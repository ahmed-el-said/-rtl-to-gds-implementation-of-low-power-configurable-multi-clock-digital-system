==> flow/design.v <==
module UART_RX # ( parameter DATA_WIDTH = 8 , PRESCALE_WIDTH = 5 )
(
 input   wire                          CLK,
 input   wire                          RST,
 input   wire                          RX_IN,
 input   wire   [PRESCALE_WIDTH-1:0]   Prescale,
 input   wire                          parity_enable,
 input   wire                          parity_type,
 output  wire   [DATA_WIDTH-1:0]       P_DATA, 
 output  wire                          data_valid
);
wire   [3:0]           bit_count ;
wire   [2:0]           edge_count ;
wire                   par_err;
wire                   stp_err; 
wire                   edge_bit_en; 
wire                   deser_en; 
wire                   par_chk_en; 
wire                   stp_chk_en; 
wire                   strt_chk_en; 
wire                   strt_glitch;
wire                   sampled_bit;
wire                   dat_samp_en;
uart_rx_fsm # ( .DATA_WIDTH(8)) U0_uart_fsm (
.CLK(CLK),
.RST(RST),
.S_DATA(RX_IN),
.bit_count(bit_count),
.parity_enable(parity_enable),
.edge_count(edge_count), 
.strt_glitch(strt_glitch),
.par_err(par_err),
.stp_err(stp_err), 
.strt_chk_en(strt_chk_en),
.edge_bit_en(edge_bit_en), 
.deser_en(deser_en), 
.par_chk_en(par_chk_en), 
.stp_chk_en(stp_chk_en),
.dat_samp_en(dat_samp_en),
.data_valid(data_valid)
);
edge_bit_counter U0_edge_bit_counter (
.CLK(CLK),
.RST(RST),
.Enable(edge_bit_en),
.bit_count(bit_count),
.edge_count(edge_count) 
); 
data_sampling U0_data_sampling (
.CLK(CLK),
.RST(RST),
.S_DATA(RX_IN),
.Prescale(Prescale),
.Enable(dat_samp_en),
.edge_count(edge_count),
.sampled_bit(sampled_bit)
);
deserializer # ( .DATA_WIDTH(8)) U0_deserializer (
.CLK(CLK),
.RST(RST),
.sampled_bit(sampled_bit),
.Enable(deser_en),
.edge_count(edge_count), 
.P_DATA(P_DATA)
);
strt_chk U0_strt_chk (
.CLK(CLK),
.RST(RST),
.sampled_bit(sampled_bit),
.Enable(strt_chk_en), 
.strt_glitch(strt_glitch)
);
par_chk # ( .DATA_WIDTH(8)) U0_par_chk (
.CLK(CLK),
.RST(RST),
.parity_type(parity_type),
.sampled_bit(sampled_bit),
.Enable(par_chk_en), 
.P_DATA(P_DATA),
.par_err(par_err)
);
stp_chk U0_stp_chk (
.CLK(CLK),
.RST(RST),
.sampled_bit(sampled_bit),
.Enable(stp_chk_en), 
.stp_err(stp_err)
);
endmodule
module data_sampling (
 input   wire                  CLK,
 input   wire                  RST,
 input   wire                  S_DATA,
 input   wire   [4:0]          Prescale,
 input   wire   [2:0]          edge_count,
 input   wire                  Enable, 
 output  reg                   sampled_bit
);
reg  [2:0]    Samples ;
wire [3:0]    half_edges ,
              half_edges_p1 ,
			  half_edges_n1 ;
assign 	half_edges =  (Prescale >> 1) - 'b1 ;
assign 	half_edges_p1 =  half_edges + 'b1 ;
assign 	half_edges_n1 =  half_edges - 'b1 ;
always @ (posedge CLK or negedge RST)
 begin
  if(!RST)
   begin
    Samples <= 'b0 ;
   end
  else 
   begin
    if(Enable) 
	 begin
	  if(edge_count == half_edges_n1)
       begin
        Samples[0] <= S_DATA ;
       end	
      else if(edge_count == half_edges)
       begin
        Samples[1] <= S_DATA ;
       end	
      else if(edge_count == half_edges_p1)
       begin
        Samples[2] <= S_DATA ;
       end
     end
    else
     begin
      Samples <= 'b0 ;
     end 
   end	 
 end
always @ (posedge CLK or negedge RST)
 begin
  if(!RST)
   begin
    sampled_bit <= 'b0 ;
   end
  else
   begin
    if(Enable) 
	 begin
      case (Samples)
      3'b000 : begin
                sampled_bit <= 1'b0 ;
               end	
      3'b001 : begin
                sampled_bit <= 1'b0 ;
               end
      3'b010 : begin
                sampled_bit <= 1'b0 ;
               end	
      3'b011 : begin
                sampled_bit <= 1'b1 ;
               end	
      3'b100 : begin
                sampled_bit <= 1'b0 ;
               end
      3'b101 : begin
                sampled_bit <= 1'b1 ;
               end	
      3'b110 : begin
                sampled_bit <= 1'b1 ;
               end
      3'b111 : begin
                sampled_bit <= 1'b1 ;
               end
      endcase
     end
    else
     begin
       sampled_bit <= 1'b0 ;
     end	 
   end
 end 
endmodule
module deserializer # ( parameter DATA_WIDTH = 8 )
(
 input   wire                    CLK,
 input   wire                    RST,
 input   wire                    sampled_bit,
 input   wire                    Enable, 
 input   wire   [2:0]            edge_count, 
 output  reg    [DATA_WIDTH-1:0] P_DATA
);
always @ (posedge CLK or negedge RST)
 begin
  if(!RST)
   begin
    P_DATA <= 'b0 ;
   end
  else if(Enable && edge_count == 3'b111)
   begin
    P_DATA <= {sampled_bit,P_DATA[7:1]}	;
   end	
 end
endmodule
module edge_bit_counter 
(
 input   wire                  CLK,
 input   wire                  RST,
 input   wire                  Enable,
 output  reg   [3:0]           bit_count,
 output  reg   [2:0]           edge_count 
);
wire                           edge_count_done ;
always @ (posedge CLK or negedge RST)
 begin
  if(!RST)
   begin
    edge_count <= 'b0 ;
   end
  else if(Enable)
   begin
    if (edge_count_done)
	 begin
      edge_count <= 'b0 ;
	 end
	else
	 begin
      edge_count <= edge_count + 'b1 ;
	 end	
   end 
  else
   begin
    edge_count <= 'b0 ;
   end   
 end
assign edge_count_done = (edge_count == 'b111) ? 1'b1 : 1'b0 ; 
always @ (posedge CLK or negedge RST)
 begin
  if(!RST)
   begin
    bit_count <= 'b0 ;
   end
  else if(Enable)
   begin
    if (edge_count_done)
	 begin
      bit_count <= bit_count + 'b1 ;
	 end
   end 
  else
   begin
    bit_count <= 'b0 ;
   end	
 end 
endmodule
module par_chk # ( parameter DATA_WIDTH = 8 )
(
 input   wire                   CLK,
 input   wire                   RST,
 input   wire                   parity_type, 
 input   wire                   sampled_bit,
 input   wire                   Enable,  
 input   wire  [DATA_WIDTH-1:0] P_DATA,
 output  reg                    par_err
);
reg        parity ;
always @ (*)
  begin
    case(parity_type)
    1'b0 : begin                 
	        parity <= ^P_DATA  ;      
	       end
    1'b1 : begin
	        parity <= ~^P_DATA ;      
	       end		
    endcase       	 
 end 
always @ (posedge CLK or negedge RST)
 begin
  if(!RST)
   begin
    par_err <= 1'b0 ;
   end
  else if(Enable)
   begin
    par_err <= parity ^	sampled_bit ;
   end	
 end
endmodule
module stp_chk (
 input   wire                  CLK,
 input   wire                  RST,
 input   wire                  sampled_bit,
 input   wire                  Enable, 
 output  reg                   stp_err
);
always @ (posedge CLK or negedge RST)
 begin
  if(!RST)
   begin
    stp_err <= 'b0 ;
   end
  else if(Enable)
   begin
    stp_err <= 1'b1 ^ sampled_bit ;
   end
 end
endmodule
module strt_chk (
 input   wire                  CLK,
 input   wire                  RST,
 input   wire                  sampled_bit,
 input   wire                  Enable, 
 output  reg                   strt_glitch
);
always @ (posedge CLK or negedge RST)
 begin
  if(!RST)
   begin
    strt_glitch <= 'b0 ;
   end
  else if(Enable)
   begin
    strt_glitch <= sampled_bit ;
   end
 end
endmodule
module uart_rx_fsm  # ( parameter DATA_WIDTH = 8 ) (
 input   wire                  CLK,
 input   wire                  RST,
 input   wire                  S_DATA,
 input   wire                  parity_enable, 
 input   wire   [3:0]          bit_count,
 input   wire   [2:0]          edge_count,
 input   wire                  par_err,
 input   wire                  stp_err, 
 input   wire                  strt_glitch,
 output  reg                   strt_chk_en,  
 output  reg                   edge_bit_en, 
 output  reg                   deser_en, 
 output  reg                   par_chk_en, 
 output  reg                   stp_chk_en,
 output  reg                   dat_samp_en,
 output  reg                   data_valid
);
parameter   [2:0]      IDLE     = 3'b000 ,
                       start    = 3'b001 ,
					   data     = 3'b011 ,
					   parity   = 3'b010 ,
					   stop     = 3'b110 ,
					   err_chk  = 3'b111 ,
					   data_vld = 3'b101 ;
reg         [2:0]      current_state , next_state ;
always @ (posedge CLK or negedge RST)
 begin
  if(!RST)
   begin
    current_state <= IDLE ;
   end
  else
   begin
    current_state <= next_state ;
   end
 end
always @ (*)
 begin
  case(current_state)
  IDLE   : begin
             if(!S_DATA)
			  next_state = start ;
			else
			  next_state = IDLE ; 			
           end
  start  : begin
             if(bit_count == 4'd0 && edge_count == 3'd7)
			   begin
			    if(!strt_glitch)                     
				 begin
			      next_state = data ;
                 end
                else 
                 begin
 			      next_state = IDLE ;       
                 end		
               end
			 else
			   begin
			    next_state = start ; 			
               end			  
           end
  data   : begin
             if(bit_count == 4'd8 && edge_count == 3'd7)
			   begin
			     if(parity_enable)
				   begin
			        next_state = parity ;
				   end 
                 else
				   begin
			        next_state = stop ;
                   end					
               end
			 else
			   begin
			    next_state = data ; 			
               end			  
           end 
  parity : begin
             if(bit_count == 4'd9 && edge_count == 3'd7)
			   begin
			    next_state = stop ; 
               end
			 else
			   begin
			    next_state = parity ; 			
               end			  
           end
  stop   : begin
             if(bit_count == 4'd10 && edge_count == 3'd5)
			   begin
			    next_state = err_chk ; 
               end
			 else
			   begin
			    next_state = stop ; 			
               end			  
           end	
  err_chk   : begin
               if(par_err | stp_err)
			   begin
			    next_state = IDLE ; 
               end
			 else
			   begin
			    next_state = data_vld ; 	    				
               end			  
             end	
  data_vld : begin
              if(!S_DATA)
			   next_state = start ;
			  else
			   next_state = IDLE ; 						
             end			  		   
  default: begin
			 next_state = IDLE ; 
           end	
  endcase                 	   
 end 
always @ (*)
 begin
  edge_bit_en = 1'b0 ;
  dat_samp_en = 1'b0 ;  
  deser_en    = 1'b0 ; 
  par_chk_en  = 1'b0 ; 
  stp_chk_en  = 1'b0 ;
  data_valid  = 1'b0 ;
  strt_chk_en = 1'b0 ;
  case(current_state)
  IDLE   : begin
             if(!S_DATA)
			  begin
               edge_bit_en = 1'b1 ; 
               deser_en    = 1'b0 ; 
               par_chk_en  = 1'b0 ; 
               stp_chk_en  = 1'b0 ;	
			   strt_chk_en = 1'b1 ;
               dat_samp_en = 1'b1 ; 			   
			  end 
			else
			  begin
			   strt_chk_en = 1'b0 ;
               edge_bit_en = 1'b0 ; 
               deser_en    = 1'b0 ; 
               par_chk_en  = 1'b0 ; 
               stp_chk_en  = 1'b0 ;
               dat_samp_en = 1'b0 ; 			   
			  end  			
           end
  start  : begin
			 strt_chk_en = 1'b1 ;  
             edge_bit_en = 1'b1 ; 
             deser_en    = 1'b0 ; 
             par_chk_en  = 1'b0 ; 
             stp_chk_en  = 1'b0 ;
             dat_samp_en = 1'b1 ;			 
           end
  data   : begin
             edge_bit_en = 1'b1 ; 
             deser_en    = 1'b1 ; 
             par_chk_en  = 1'b0 ; 
             stp_chk_en  = 1'b0 ;
             dat_samp_en = 1'b1 ;			 
           end
  parity : begin
             edge_bit_en = 1'b1 ; 
             deser_en    = 1'b0 ; 
             par_chk_en  = 1'b1 ; 
             stp_chk_en  = 1'b0 ;
             dat_samp_en = 1'b1 ;				 
           end
  stop   : begin
             edge_bit_en = 1'b1 ; 
             deser_en    = 1'b0 ; 
             par_chk_en  = 1'b0 ; 
             stp_chk_en  = 1'b1 ;
             dat_samp_en = 1'b1 ;				 
           end	
  err_chk: begin
             edge_bit_en = 1'b0 ; 
             deser_en    = 1'b0 ; 
             par_chk_en  = 1'b0 ; 
             stp_chk_en  = 1'b0 ;
             dat_samp_en = 1'b1 ;				 
           end	
  data_vld:begin
             edge_bit_en = 1'b0 ; 
             deser_en    = 1'b0 ; 
             par_chk_en  = 1'b0 ; 
             stp_chk_en  = 1'b0 ;
             data_valid  = 1'b1 ;
             dat_samp_en = 1'b0 ;				 
           end			   
  default: begin
             edge_bit_en = 1'b0 ; 
             deser_en    = 1'b0 ; 
             par_chk_en  = 1'b0 ; 
             stp_chk_en  = 1'b0 ;	
			 data_valid  = 1'b0 ;
             dat_samp_en = 1'b0 ;				 
		   end 
  endcase                 	   
 end 
endmodule
# ---- Tool chain data of UART_RX
# What the tools print for UART_RX, step after step.
# Lines are those of the file above, counted from 1.
# Operators carry their Yosys type and port widths (W data, S select, Z words).
# The mark n/a stands for no value.
dict set report design {
  top_module {UART_RX}
  clk_port {CLK}
  library {sky130hd}
  lib_corner {tt_025C_1v80}
}

# ---- Elaborated design
# Source: Yosys, flattened and elaborated, memories not mapped. Widths are those after wreduce. Registers that Yosys merges into a memory's read port (data or address) are not register bits. Print and check cells do not count.
# Memory sizes are those after Yosys's memory passes, which may raise the word count (mostly to a power of two), join words into wider ones and drop unused or constant bits.
dict set report word_totals {
  reg_bits 25
  latchBits 0
  ramBits 0
  mem_bits_ro 8
  clocked_rd_ports_x_width 0
  mem_count 1
  output_inout_bits 9
  elab_cells 88
}
dict set report classes {
  addsub 5
  mul 0
  div 0
  n_cmp 0
  equal 20
  shifts 0
  muxes 33
  logic 4
  reduce_and_logical 14
}
# memory size width rd write_ports line_no
set mem_list {}
lappend mem_list {{(no name shown)} 8 1 1 0 145} ;# case (Samples)
# op count
set ops {}
lappend ops {{$mux W3} 7}
lappend ops {{$pmux W3 S6} 1}
lappend ops {{$mux W1} 18}
lappend ops {{$eq A3 B3 Y1 const B} 5}
lappend ops {{$eq A3 B4 Y1} 3}
lappend ops {{$eq A4 B4 Y1 const B} 3}
lappend ops {{$ne A2 B1 Y1 const B} 4}
lappend ops {{$add A4 B1 Y4 const B} 2}
lappend ops {{$sub A4 B1 Y4 const B} 2}
lappend ops {{$reduce_xnor A8 Y1} 1}
lappend ops {{$reduce_xor A8 Y1} 1}
lappend ops {{$mux W4} 2}
lappend ops {{$pmux W1 S2} 4}
lappend ops {{$eq A3 B2 Y1 const B} 2}
lappend ops {{$logic_and A1 B1 Y1} 5}
lappend ops {{$reduce_or A5 Y1} 1}
lappend ops {{$ne A2 B2 Y1 const B} 2}
lappend ops {{$logic_not A4 Y1} 1}
lappend ops {{$reduce_or A4 Y1} 1}
lappend ops {{$add A3 B1 Y3 const B} 1}
lappend ops {{$eq A3 B1 Y1 const B} 1}
lappend ops {{$logic_not A3 Y1} 1}
lappend ops {{$reduce_and A3 Y1} 1}
lappend ops {{$not A1 Y1} 2}
lappend ops {{$reduce_and A2 Y1} 1}
lappend ops {{$reduce_or A2 Y1} 1}
lappend ops {{$mux W2} 1}
lappend ops {{$or A1 B1 Y1} 1}
lappend ops {{$xor A1 B1 Y1} 1}

# ---- Logic depth
# Longest topological path by Yosys (ltp), each cell counted once; first at word level (registers and memories cut), then after technology mapping (sequential cells cut; the memories' decode and read muxes count).
dict set report logic_depth {
  ltp_word 7
  abc_area 0
  mapped_depth 8
  ltp_nobuf 7
}

# ---- Synthesis result
# The flow's flattened synthesis, as Yosys stat reports it; memories are mapped. The netlist is that of the ABC_AREA named above (0 if unset); the other value can give another one.
# cell_type count area_total_um2
set types {}
lappend types {sky130_fd_sc_hd__dfrtp_1 28 700.672}
lappend types {sky130_fd_sc_hd__ha_1 9 112.608}
lappend types {sky130_fd_sc_hd__xnor2_1 12 105.101}
lappend types {sky130_fd_sc_hd__mux2_2 8 90.086}
lappend types {sky130_fd_sc_hd__nor2_1 15 56.304}
lappend types {sky130_fd_sc_hd__nand2_1 13 48.797}
lappend types {sky130_fd_sc_hd__inv_1 11 41.29}
lappend types {sky130_fd_sc_hd__mux2i_1 4 40.038}
lappend types {sky130_fd_sc_hd__o21ai_0 8 40.038}
lappend types {sky130_fd_sc_hd__a21oi_1 6 30.029}
lappend types {sky130_fd_sc_hd__dfstp_2 1 26.275}
lappend types {sky130_fd_sc_hd__xor2_1 3 26.275}
lappend types {sky130_fd_sc_hd__buf_6 2 22.522}
lappend types {sky130_fd_sc_hd__nor3_1 4 20.019}
lappend types {sky130_fd_sc_hd__nor2b_1 3 18.768}
lappend types {sky130_fd_sc_hd__a2bb2oi_1 2 17.517}
lappend types {sky130_fd_sc_hd__nor3_4 1 16.266}
lappend types {sky130_fd_sc_hd__xor2_2 1 16.266}
# Other cell types: 20; their cells: 28.
dict set report mapped {
  cells 159
  yosys_area_um2 1625.3
  seqArea_um2 726.9
  ffs 29
}
# By module: a second synthesis without flattening, with its own total; a netlist apart from the flattened one above.
dict set report unflattened {
  cells_unflattened 149
  area_unflattened_um2 1670.4
}
# Rows give one instance, submodules left out.
# mod n_inst n_cells area_um2 mod_seq_area_um2
set modules {}
lappend modules {data_sampling 1 53 456.7 100.1}
lappend modules {{uart_rx_fsm (DATA_WIDTH=8)} 1 37 366.6 176.4}
lappend modules {edge_bit_counter 1 26 339.1 175.2}
lappend modules {{deserializer (DATA_WIDTH=8)} 1 17 311.5 200.2}
lappend modules {{par_chk (DATA_WIDTH=8)} 1 11 117.6 25.0}
lappend modules {strt_chk 1 2 40.0 25.0}
lappend modules {stp_chk 1 3 38.8 25.0}
lappend modules {UART_RX 1 0 0.0 0.0}

# ---- Path before layout
# Path of least setup slack by OpenSTA after synthesis, without wires, with an ideal clock, recovery checks aside; 20% of the period is set as input and as output delay. Where synthesis merged equal registers, the netlist keeps one of their names.
dict set report synth_path {
  path_kind {in2reg}
  startpoint {in Prescale[1]}
  endpoint {reg U0_data_sampling.Samples[2]}
  period_ns 2.22
  input_delay_ns 0.444
  setup_ns 0.079
  t_first_pin_ns 0.444
  arrival_ns 1.852
  t_required_ns 2.141
  slack_ns 0.288
  path_delay_ns 1.487
  stages 8
  path_buffers 1
  synth_period_reached_ns 1.932
}
# "path_delay_ns" = arrival - input delay + setup time.
# "stages": output pins that drive a net of the path, with the launching flip-flop's if there is one; two outputs of one cell count as two.
# "synth_period_reached_ns" is the clock period less the worst setup slack; recovery checks do not enter. This is arithmetic on one report: input and output delays are still those of the set period (20% each).
# The rows between start and end are the longest chain of elaborated cells between them; the timing report does not say that the signal goes this way. Where chains are equally long, one stands for them.
# Each line given opens the expression or statement behind the cell; cells for indexed reads and writes are added by Yosys, which also makes memories of some case tables.
# At most two assigning lines are given for a register; there are more.
dict set report synth_between {
  cell_sequence {sky130_fd_sc_hd__buf_6 -> sky130_fd_sc_hd__inv_1 -> sky130_fd_sc_hd__ha_1 -> sky130_fd_sc_hd__or4_1 -> sky130_fd_sc_hd__nand3_1 -> sky130_fd_sc_hd__o21ai_1 -> sky130_fd_sc_hd__o2111ai_1 -> sky130_fd_sc_hd__mux2i_1}
  elab_chain_len 7
}
# element line_no
set synth_lines {}
lappend synth_lines {{start, declared} 6} ;# input   wire   [PRESCALE_WIDTH-1:0]   Prescale,
lappend synth_lines {{$sub A4 B1 Y4} 103} ;# assign half_edges = (Prescale >> 1) - 'b1 ;
lappend synth_lines {{$add A4 B1 Y4} 104} ;# assign half_edges_p1 = half_edges + 'b1 ;
lappend synth_lines {{$eq A3 B4 Y1} 124} ;# else if(edge_count == half_edges_p1)
lappend synth_lines {{$mux W1} 124}
lappend synth_lines {{$mux W1} 120} ;# else if(edge_count == half_edges)
lappend synth_lines {{$mux W1} 116} ;# if(edge_count == half_edges_n1)
lappend synth_lines {{$mux W1} 114} ;# if(Enable)
lappend synth_lines {{end, assigned} 110} ;# Samples <= 'b0 ;
lappend synth_lines {{end, assigned} 126} ;# Samples[2] <= S_DATA ;
lappend synth_lines {{end, declared} 99} ;# reg  [2:0]    Samples ;

# ---- Worst path after layout
# From the final timing report of record 1: the path of least setup slack in the routed layout; clock arrival at registers is part of the times.
dict set report layout_path {
  path_kind {in2reg}
  startpoint {in Prescale[1]}
  endpoint {reg U0_data_sampling.Samples[2]}
  period_ns 2.33
  input_delay_ns 0.47
  setup_ns 0.08
  t_first_pin_ns 0.47
  arrival_ns 2.30
  t_required_ns 2.52
  slack_ns 0.22
  stages 8
  path_buffers 1
}
# The rows between start and end are the longest chain of elaborated cells between them; the timing report does not say that the signal goes this way. Where chains are equally long, one stands for them.
# At most two assigning lines are given for a register; there are more.
dict set report layout_between {
  cell_sequence {sky130_fd_sc_hd__clkdlybuf4s50_1 -> sky130_fd_sc_hd__inv_1 -> sky130_fd_sc_hd__ha_1 -> sky130_fd_sc_hd__or4_1 -> sky130_fd_sc_hd__nand3_1 -> sky130_fd_sc_hd__o21ai_1 -> sky130_fd_sc_hd__o2111ai_1 -> sky130_fd_sc_hd__mux2i_1}
  elab_chain_len 7
}
# element line_no
set layout_lines {}
lappend layout_lines {{start, declared} 6} ;# input   wire   [PRESCALE_WIDTH-1:0]   Prescale,
lappend layout_lines {{$sub A4 B1 Y4} 103} ;# assign half_edges = (Prescale >> 1) - 'b1 ;
lappend layout_lines {{$add A4 B1 Y4} 104} ;# assign half_edges_p1 = half_edges + 'b1 ;
lappend layout_lines {{$eq A3 B4 Y1} 124} ;# else if(edge_count == half_edges_p1)
lappend layout_lines {{$mux W1} 124}
lappend layout_lines {{$mux W1} 120} ;# else if(edge_count == half_edges)
lappend layout_lines {{$mux W1} 116} ;# if(edge_count == half_edges_n1)
lappend layout_lines {{$mux W1} 114} ;# if(Enable)
lappend layout_lines {{end, assigned} 110} ;# Samples <= 'b0 ;
lappend layout_lines {{end, assigned} 126} ;# Samples[2] <= S_DATA ;
lappend layout_lines {{end, declared} 99} ;# reg  [2:0]    Samples ;

; Stored flow runs of UART_RX (2 of them; Yosys, OpenROAD, sky130hd). They differ in their settings and are not a sequence. Constraints: input delay and output delay 20% of the set period each, output load 0.01 pF.
; "achievedPeriod_ns" means the clock period less the worst setup slack. The figure is calculated, with input and output delays left at 20% of the set period.
; "worstPathTime_ns" = time allowed to the worst setup path (clock period - input delay - output delay, where it has them) - its slack; a late launch clock adds to it, a late capture clock takes from it.
; "power_mw": no workload was simulated; the value follows from the tool's default switching activity.

[record 1: settings]
period_ns = 2.33
CORE_UTILIZATION = 26
PLACE_DENSITY_LB_ADDON = 0.17
CORE_ASPECT_RATIO = 0.93
CTS_CLUSTER_DIAMETER = 321
MAX_ROUTING_LAYER = met4
CAP_MARGIN = 20
CORE_MARGIN = 2
SLEW_MARGIN = 20
[record 1: results]
achievedPeriod_ns = 2.110
hold_ws_ns = 0.464
util_frac = 0.338
power_mw = 1.631
layout_stdcell_area_um2 = 2021.9
worstPathTime_ns = 1.64
critical_path_kind = in2reg
setup_ws_ns = 0.220
synthesis_area_um2 = 1625.3
final_setup_tns_ns = 0.000
final_die_area_um2 = 6899.9

[record 2: settings]
period_ns = 3.26
CORE_UTILIZATION = 22
PLACE_DENSITY_LB_ADDON = 0.02
CORE_ASPECT_RATIO = 1.6
CELL_PAD_IN_SITES_DETAIL_PLACEMENT = 2
GPL_ROUTABILITY_DRIVEN = 0
SLEW_MARGIN = 5
MAX_ROUTING_LAYER = met5
CAP_MARGIN = 20
CORE_MARGIN = 2
[record 2: results]
achievedPeriod_ns = 2.518
hold_ws_ns = 0.456
util_frac = 0.286
power_mw = 1.383
layout_stdcell_area_um2 = 2053.2
worstPathTime_ns = 1.87
critical_path_kind = in2reg
setup_ws_ns = 0.742
synthesis_area_um2 = 1625.3
final_setup_tns_ns = 0.000
final_die_area_um2 = 8110.2
